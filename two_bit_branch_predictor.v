==> flow/design.v <==
`timescale 1ns / 1ps
module Reg_file(
    reg_inp,
    en0, en1,  en2,  en3,  en4,  en5,  en6,  en7, 
    en8, en9, en10, en11, en12, en13, en14, en15, 
    reset,
    clk,
    reg0_out, reg1_out, reg2_out, reg3_out, reg4_out, reg5_out, reg6_out, reg7_out, 
    reg8_out, reg9_out, reg10_out, reg11_out, reg12_out, reg13_out, reg14_out, reg15_out  
    );
    input [1:0] reg_inp;
    input en0; input en1; input en2;  input en3;  input en4;  input en5;  input en6;  input en7;  
    input en8; input en9; input en10; input en11; input en12; input en13; input en14; input en15; 
    input reset;
    input clk;
    output [1:0] reg0_out;  output [1:0] reg1_out;  output [1:0] reg2_out;  output [1:0] reg3_out;  output [1:0] reg4_out;  
    output [1:0] reg5_out;  output [1:0] reg6_out;  output [1:0] reg7_out;  output [1:0] reg8_out;  output [1:0] reg9_out; 
    output [1:0] reg10_out; output [1:0] reg11_out; output [1:0] reg12_out; output [1:0] reg13_out; output [1:0] reg14_out; 
    output [1:0] reg15_out; 
    two_bit_regs r0(reg_inp,  en0,  reset, clk, reg0_out);
    two_bit_regs r1(reg_inp,  en1,  reset, clk, reg1_out);
    two_bit_regs r2(reg_inp,  en2,  reset, clk, reg2_out);
    two_bit_regs r3(reg_inp,  en3,  reset, clk, reg3_out);
    two_bit_regs r4(reg_inp,  en4,  reset, clk, reg4_out);
    two_bit_regs r5(reg_inp,  en5,  reset, clk, reg5_out);
    two_bit_regs r6(reg_inp,  en6,  reset, clk, reg6_out);
    two_bit_regs r7(reg_inp,  en7,  reset, clk, reg7_out);
    two_bit_regs r8(reg_inp,  en8,  reset, clk, reg8_out);
    two_bit_regs r9(reg_inp,  en9,  reset, clk, reg9_out);
    two_bit_regs r10(reg_inp, en10, reset, clk, reg10_out);
    two_bit_regs r11(reg_inp, en11, reset, clk, reg11_out);
    two_bit_regs r12(reg_inp, en12, reset, clk, reg12_out);
    two_bit_regs r13(reg_inp, en13, reset, clk, reg13_out);
    two_bit_regs r14(reg_inp, en14, reset, clk, reg14_out);
    two_bit_regs r15(reg_inp, en15, reset, clk, reg15_out);
endmodule
`timescale 1ns / 1ps
module buffer(
    read_address,
    read_value,
    write_address,
    write_value,
    reset, 
    clk 
    );
    parameter ADDRESS_BITS = 4;
    input [ADDRESS_BITS - 1 : 0] read_address;
    input [ADDRESS_BITS - 1 : 0] write_address;
    input [1:0] write_value;
    input reset;
    input clk;
    output [1:0] read_value;
    wire [15:0] enables;
    wire [1:0] reg0_out;  wire [1:0] reg1_out;  wire [1:0] reg2_out; 
    wire [1:0] reg3_out;  wire [1:0] reg4_out;  wire [1:0] reg5_out; 
    wire [1:0] reg6_out;  wire [1:0] reg7_out;  wire [1:0] reg8_out; 
    wire [1:0] reg9_out;  wire [1:0] reg10_out; wire [1:0] reg11_out; 
    wire [1:0] reg12_out; wire [1:0] reg13_out; wire [1:0] reg14_out; 
    wire [1:0] reg15_out; 
    decoder_four_sixteen ip_enable_decoder(write_address, enables);
    Reg_file regs(write_value,
                  enables[0],  enables[1],  enables[2],  enables[3],  enables[4], 
                  enables[5],  enables[6],  enables[7],  enables[8],  enables[9], 
                  enables[10], enables[11], enables[12], enables[13], enables[14], 
                  enables[15],
                  reset, 
                  clk,
                  reg0_out, reg1_out, reg2_out, reg3_out, reg4_out, 
                  reg5_out, reg6_out, reg7_out, reg8_out, reg9_out, 
                  reg10_out, reg11_out, reg12_out, reg13_out, reg14_out, reg15_out
                  );
    mux_sixteen_one op_read_value_mux(reg0_out, reg1_out, reg2_out, reg3_out, 
                                      reg4_out, reg5_out, reg6_out, reg7_out, 
                                      reg8_out, reg9_out, reg10_out, reg11_out, 
                                      reg12_out, reg13_out, reg14_out, reg15_out,
                                      read_address, read_value);
endmodule
`timescale 1ns / 1ps
module decoder_four_sixteen(
    d_in,
    d_out
    );
    input [3:0]   d_in;
    output reg [15:0] d_out;
    parameter tmp = 16'b0000_0000_0000_0001;
    always @ * begin
        case (d_in)
            4'b0000 :   d_out = tmp;
            4'b0001 :   d_out = tmp << 1;
            4'b0010 :   d_out = tmp << 2;
            4'b0011 :   d_out = tmp << 3;
            4'b0100 :   d_out = tmp << 4;
            4'b0101 :   d_out = tmp << 5;
            4'b0110 :   d_out = tmp << 6;
            4'b0111 :   d_out = tmp << 7;
            4'b1000 :   d_out = tmp << 8;
            4'b1001 :   d_out = tmp << 9;
            4'b1010 :   d_out = tmp << 10;
            4'b1011 :   d_out = tmp << 11;
            4'b1100 :   d_out = tmp << 12;
            4'b1101 :   d_out = tmp << 13;
            4'b1110 :   d_out = tmp << 14;
            4'b1111 :   d_out = tmp << 15;
            default :   d_out = 16'b0000_0000_0000_0000;
        endcase
    end
endmodule
`timescale 1ns / 1ps
module fsm(
    actual,
    read_state,
    clk,
    next_state
    );
    parameter STRONGLY_NOT_TAKEN = 2'b00;
    parameter WEAKLY_NOT_TAKEN = 2'b01;
    parameter WEAKLY_TAKEN = 2'b10;
    parameter STRONGLY_TAKEN = 2'b11;
    parameter TAKEN = 1'b1;
    parameter NOT_TAKEN = 1'b0;
    input actual;
    input [1:0] read_state;
    input clk;
    output reg [1:0] next_state;
    always @ (posedge clk) begin    
        next_state = 2'b00;
        case (read_state)
            STRONGLY_NOT_TAKEN: 
            begin
                if (actual == TAKEN)
                    next_state = WEAKLY_NOT_TAKEN;
                else
                    next_state = STRONGLY_NOT_TAKEN;
            end
			WEAKLY_NOT_TAKEN:
			begin
				if (actual == TAKEN)
					next_state = WEAKLY_TAKEN;
				else
					next_state = STRONGLY_NOT_TAKEN;
			end
			WEAKLY_TAKEN:
			begin
				if (actual == TAKEN)
					next_state = STRONGLY_TAKEN;
				else
					next_state = WEAKLY_NOT_TAKEN;
			end
			STRONGLY_TAKEN:
			begin
				if (actual == TAKEN)
					next_state = STRONGLY_TAKEN;
				else
					next_state = WEAKLY_TAKEN;
			end
			default:
			begin
				next_state = 2'b00;
			end
        endcase
    end
endmodule
`timescale 1ns / 1ps
module mux_sixteen_one(
    ip0, ip1, ip2, ip3, ip4, ip5, ip6, ip7, 
    ip8, ip9, ip10, ip11, ip12, ip13, ip14, ip15,
    select, 
    op 
    );
    input [1:0] ip0;  input [1:0] ip1;  input [1:0] ip2;  input [1:0] ip3;  input [1:0] ip4; 
    input [1:0] ip5;  input [1:0] ip6;  input [1:0] ip7;  input [1:0] ip8;  input [1:0] ip9; 
    input [1:0] ip10; input [1:0] ip11; input [1:0] ip12; input [1:0] ip13; input [1:0] ip14; 
    input [1:0] ip15; 
    input [3:0] select;
    output reg [1:0] op;
    always @ * begin
        case (select) 
            4'b0000 :   op <= ip0;
            4'b0001 :   op <= ip1;
            4'b0010 :   op <= ip2;
            4'b0011 :   op <= ip3;
            4'b0100 :   op <= ip4;
            4'b0101 :   op <= ip5;
            4'b0110 :   op <= ip6;
            4'b0111 :   op <= ip7;
            4'b1000 :   op <= ip8;
            4'b1001 :   op <= ip9;
            4'b1010 :   op <= ip10;
            4'b1011 :   op <= ip11;
            4'b1100 :   op <= ip12;
            4'b1101 :   op <= ip13;
            4'b1110 :   op <= ip14;
            4'b1111 :   op <= ip15;
            default :   op <= 2'b00;
        endcase
    end
endmodule
`timescale 1ns / 1ps
module two_bit_branch_predictor(
    read_address,
    actual, 
    reset,
    clk,
    prediction
    );
    parameter ADDRESS_BITS = 4;
    input [ADDRESS_BITS - 1 : 0] read_address;
    input actual;
    input reset;
    input clk;
    output prediction;
    wire [1:0] read_state;
    reg  [ADDRESS_BITS - 1 : 0] read_address_delayed;
    wire [1:0] write_state;
    reg [ADDRESS_BITS - 1 : 0] write_address;
    buffer btb(read_address, read_state, write_address, write_state, reset, clk);
    always @ (posedge clk) begin
        if (reset) begin
            read_address_delayed <= 0;
            write_address <= 0;
        end
        else begin
            read_address_delayed <= read_address;
            write_address <= read_address_delayed;
        end
    end
    fsm FSM(actual, read_state, clk, write_state);
    assign prediction = read_state[1];
endmodule
`timescale 1ns / 1ps
module two_bit_regs(
    inp,
    enable,
    reset,
    clk,
    op
    );
    input [1:0] inp;
    input enable;
    input reset;
    input clk;
    output reg [1:0] op;
    always @ (posedge clk) begin
        if (reset)
            op = 0;
        else if (enable)
            op = inp;
    end
endmodule
# ---- Reports on two_bit_branch_predictor
# What the tools print for two_bit_branch_predictor, step after step.
# Lines are those of the file above, counted from 1.
# Operators: Yosys type, input widths -> output width; for muxes data width and select width s.
# Not given: -
dict set report inputs {
  top_module {two_bit_branch_predictor}
  clock_port {clk}
  cell_library {sky130hd}
  pvt_corner {tt_025C_1v80}
}

# ---- Word level
# Source: Yosys, flattened and elaborated, memories not mapped. Widths are those after wreduce. Print and check cells do not count.
# Yosys's memory passes give these memory sizes; they may raise the number of words (mostly to a power of two), join words into wider ones and drop unused or constant bits.
dict set report classes {
  n_eq 18
  mux 7
  n_reduce_logical 2
}
# operator n
set op_table {}
lappend op_table {{$eq 4x4->1 const B} 8}
lappend op_table {{$pmux 2 s16} 1}
lappend op_table {{$eq 4x3->1 const B} 4}
lappend op_table {{$eq 4x2->1 const B} 2}
lappend op_table {{$pmux 2 s4} 1}
lappend op_table {{$eq 2x2->1 const B} 2}
lappend op_table {{$eq 4x1->1 const B} 1}
lappend op_table {{$logic_not 4->1} 1}
lappend op_table {{$mux 4} 1}
lappend op_table {{$mux 2} 2}
lappend op_table {{$eq 2x1->1 const B} 1}
lappend op_table {{$logic_not 2->1} 1}
lappend op_table {{$mux 1} 2}
dict set report bits {
  register_bits 38
  mem_bits_ro 256
  clocked_rd_ports_x_width 16
  memories 1
  input_bits 7
  word_cells 46
}
# name words width read_ports wr line_no
set mem_list {}
lappend mem_list {{(name not given)} 16 16 1 0 87} ;# case (d_in)

# ---- Logic depth
# Yosys ltp: most cells in a row. Word level: on the elaborated netlist, between registers, memories and ports. Mapped: between sequential cells and ports; inverters and the memories' decode and read muxes count.
dict set report depth {
  depth_word 4
  ABC_AREA 0
  ltp_mapped 7
}

# ---- Mapped cells and area
# Source: synth_stat.txt of the flow (Yosys; design flattened, memories mapped). It holds for the ABC_AREA given above (unset counts as 0); a run with the other value may have another netlist.
# cell n area_total_um2
set by_type {}
lappend by_type {sky130_fd_sc_hd__dfxtp_1 54 1.08E+03}
lappend by_type {sky130_fd_sc_hd__mux2i_1 36 360.346}
lappend by_type {sky130_fd_sc_hd__nor2_1 48 180.173}
lappend by_type {sky130_fd_sc_hd__nand3b_1 9 67.565}
lappend by_type {sky130_fd_sc_hd__buf_6 3 33.782}
lappend by_type {sky130_fd_sc_hd__nand2_1 8 30.029}
lappend by_type {sky130_fd_sc_hd__a2111oi_4 1 27.526}
lappend by_type {sky130_fd_sc_hd__nand3_1 5 25.024}
lappend by_type {sky130_fd_sc_hd__nor2b_1 4 25.024}
lappend by_type {sky130_fd_sc_hd__maj3_2 2 22.522}
lappend by_type {sky130_fd_sc_hd__mux2_2 2 22.522}
lappend by_type {sky130_fd_sc_hd__a21oi_1 4 20.019}
lappend by_type {sky130_fd_sc_hd__clkbuf_1 5 18.768}
lappend by_type {sky130_fd_sc_hd__nand2b_1 3 18.768}
lappend by_type {sky130_fd_sc_hd__nand4b_1 2 17.517}
lappend by_type {sky130_fd_sc_hd__o311ai_2 1 16.266}
lappend by_type {sky130_fd_sc_hd__buf_8 1 15.014}
lappend by_type {sky130_fd_sc_hd__nor3_1 3 15.014}
# Other cell types: 22; their cells: 25.
dict set report mapped {
  cell_count 216
  yosys_area_um2 2187.1
  sequential_area_um2 1081.0
  ffs 54
  buffers 13
}
# The figures by module come from a second, unflattened synthesis with its own total; it is not the netlist above.
dict set report hier_totals {
  hier_cells 193
  area_unflattened_um2 1998.2
}
# Each row is one instance without its submodules.
# module n_inst cells mod_area_um2 seq_area_um2
set by_module {}
lappend by_module {two_bit_regs 16 6 67.6 40.0}
lappend by_module {mux_sixteen_one 1 56 415.4 0.0}
lappend by_module {decoder_four_sixteen 1 20 226.5 0.0}
lappend by_module {two_bit_branch_predictor 1 16 210.2 160.2}
lappend by_module {fsm 1 5 65.1 40.0}
lappend by_module {Reg_file 1 0 0.0 0.0}
lappend by_module {buffer 1 0 0.0 0.0}

# ---- Worst setup path after synthesis
# OpenSTA on the mapped netlist: ideal clock, no wires. The path of least setup slack (recovery checks aside). Input and output delay are each 20% of the period. Register names are those of the netlist, which keeps one name where synthesis merged equal registers.
dict set report synth_timing {
  path_type {input -> output}
  from {input read_address[3]}
  to {output prediction}
  tclk_ns 1.74
  in_delay_ns 0.348
  output_delay_ns 0.348
  arrival_ns 1.252
  t_required_ns 1.392
  path_slack_ns 0.140
  path_delay_ns 0.904
  driving_pins 6
  path_buffers 2
  synth_period_reached_ns 1.6
}
# "path_delay_ns" is the arrival time less input delay plus setup time.
# A path that ends at an output port has no setup time.
# "driving_pins" counts driving pins, that of a launching flip-flop among them; a cell with two outputs on the path counts twice.
# "synth_period_reached_ns" is the clock period less the worst setup slack; recovery checks do not enter. This is arithmetic on one report: input and output delays are still those of the set period (20% each).
# Between the ends stands the longest chain of elaborated cells between them, by number of cells; it is not shown to be the way that was timed. Of several equally long chains one is given.
# Each line given opens the expression or statement behind the cell; cells for indexed reads and writes are added by Yosys, which also makes memories of some case tables.
dict set report synth_between {
  path_cell_list {sky130_fd_sc_hd__buf_6 sky130_fd_sc_hd__buf_6 sky130_fd_sc_hd__nand4b_1 sky130_fd_sc_hd__o311ai_2 sky130_fd_sc_hd__o31ai_1 sky130_fd_sc_hd__a31oi_2}
  elab_chain_len 2
}
# item line_no
set synth_rtl {}
lappend synth_rtl {{start, declared} 207} ;# input [ADDRESS_BITS - 1 : 0] read_address;
lappend synth_rtl {{$eq 4x4->1} 177} ;# case (select)
lappend synth_rtl {{$pmux 2 s16} 177}
lappend synth_rtl {{end, declared} 211} ;# output prediction;

# ---- Path in the finished layout
# Path of least setup slack in the final report of run 1 (OpenROAD, finished layout, wires in). Where an end is a register, its clock arrival counts in the times.
dict set report layout_timing {
  path_type {input -> output}
  from {input read_address[3]}
  to {output prediction}
  tclk_ns 1.81
  in_delay_ns 0.36
  output_delay_ns 0.36
  arrival_ns 1.54
  t_required_ns 1.45
  path_slack_ns -0.09
  driving_pins 7
  path_buffers 3
}
# Between the ends stands the longest chain of elaborated cells between them, by number of cells; it is not shown to be the way that was timed. Of several equally long chains one is given.
dict set report layout_between {
  path_cell_list {sky130_fd_sc_hd__buf_4 sky130_fd_sc_hd__buf_6 sky130_fd_sc_hd__or2_1 sky130_fd_sc_hd__or3_4 sky130_fd_sc_hd__nor2_4 sky130_fd_sc_hd__a31oi_2 sky130_fd_sc_hd__buf_2}
  elab_chain_len 2
}
# item line_no
set layout_rtl {}
lappend layout_rtl {{start, declared} 207} ;# input [ADDRESS_BITS - 1 : 0] read_address;
lappend layout_rtl {{$eq 4x4->1} 177} ;# case (select)
lappend layout_rtl {{$pmux 2 s16} 177}
lappend layout_rtl {{end, declared} 211} ;# output prediction;

Hand-over note for two_bit_branch_predictor

2 stored runs of two_bit_branch_predictor in the flow (synthesis by Yosys, layout by OpenROAD, sky130hd cells), in arbitrary order. Constraints: input delay and output delay 20% of the set period each, output load 0.01 pF.
By "achieved_period_ns" is meant the clock period of the run minus its worst setup slack. This is arithmetic on one report: input and output delays are still those of the set period (20% each).
"critical_path_time_ns" is the time allowed to the run's worst setup path (the clock period less input and output delay, where it has them) less its slack. Clock arrival times count: a late capture clock shortens it, a late launch clock lengthens it.
"fin_power_mw" rests on the timing tool's default activity at the inputs, not on a simulated workload.

[flow] run 1: files
==> flow/run.sh <==
#!/bin/bash
# the make line also repeats the synthesis and layout settings of config.mk as NAME=value (left out here)
make -C /OpenROAD-flow-scripts/flow DESIGN_CONFIG=/design/flow/config.mk WORK_HOME=/design/flow/orfs CLKGATE_MAP_FILE= finish
==> flow/config.mk <==
export PLATFORM = sky130hd
export DESIGN_NAME = two_bit_branch_predictor
export DESIGN_NICKNAME = two_bit_branch_predictor
export VERILOG_FILES = /design/flow/design.v
export SDC_FILE = /design/flow/constraint.sdc
export NUM_CORES = 4
export LEC_CHECK = 0
export CAP_MARGIN = 35
export CORE_ASPECT_RATIO = 1.31
export CORE_MARGIN = 4
export CORE_UTILIZATION = 26
export GPL_TIMING_DRIVEN = 1
export PLACE_DENSITY_LB_ADDON = 0.01
export SETUP_SLACK_MARGIN = 0.18
export SLEW_MARGIN = 20
export TNS_END_PERCENT = 80
==> flow/constraint.sdc <==
create_clock -name core_clock -period 1.81 [get_ports {clk}]
set_input_delay 0.3620 -clock core_clock [delete_from_list [all_inputs] [get_ports {clk}]]
set_output_delay 0.3620 -clock core_clock [all_outputs]
set_load 0.01 [all_outputs]

[flow] run 1: metrics
[metrics] die_area_um2 = 9957.0
[metrics] fin_util_pct = 33.3
[metrics] finish.stdcell_area_um2 = 2736.4
[metrics] synth_chip_area_um2 = 2187.1
[metrics] critical_path_time_ns = 1.18
[metrics] worstPathKind = input -> output
[metrics] ws_hold_ns = 0.511
[metrics] fin_power_mw = 2.302
[metrics] tns_setup_ns = -0.091
[metrics] setup_worst_slack_ns = -0.091
[metrics] achieved_period_ns = 1.901

[flow] run 2: files
==> flow/run.sh <==
#!/bin/bash
# the make line also repeats the synthesis and layout settings of config.mk as NAME=value (left out here)
make -C /OpenROAD-flow-scripts/flow DESIGN_CONFIG=/design/flow/config.mk WORK_HOME=/design/flow/orfs CLKGATE_MAP_FILE= finish
==> flow/config.mk <==
export PLATFORM = sky130hd
export DESIGN_NAME = two_bit_branch_predictor
export DESIGN_NICKNAME = two_bit_branch_predictor
export VERILOG_FILES = /design/flow/design.v
export SDC_FILE = /design/flow/constraint.sdc
export NUM_CORES = 4
export LEC_CHECK = 0
export CAP_MARGIN = 20
export CELL_PAD_IN_SITES_DETAIL_PLACEMENT = 0
export CORE_MARGIN = 2
export CORE_UTILIZATION = 55
export CTS_CLUSTER_DIAMETER = 271
export CTS_CLUSTER_SIZE = 74
export GPL_ROUTABILITY_DRIVEN = 0
export GPL_TIMING_DRIVEN = 1
export PLACE_DENSITY = 0.63
export SETUP_SLACK_MARGIN = -0.31
export SLEW_MARGIN = 20
export TNS_END_PERCENT = 5
==> flow/constraint.sdc <==
create_clock -name core_clock -period 3.19 [get_ports {clk}]
set_input_delay 0.6380 -clock core_clock [delete_from_list [all_inputs] [get_ports {clk}]]
set_output_delay 0.6380 -clock core_clock [all_outputs]
set_load 0.01 [all_outputs]

[flow] run 2: metrics
[metrics] die_area_um2 = 4497.0
[metrics] fin_util_pct = 64.7
[metrics] finish.stdcell_area_um2 = 2423.6
[metrics] synth_chip_area_um2 = 2187.1
[metrics] critical_path_time_ns = 1.95
[metrics] worstPathKind = input -> output
[metrics] ws_hold_ns = 0.506
[metrics] fin_power_mw = 1.179
[metrics] tns_setup_ns = -0.033
[metrics] setup_worst_slack_ns = -0.033
[metrics] achieved_period_ns = 3.223

End of note.
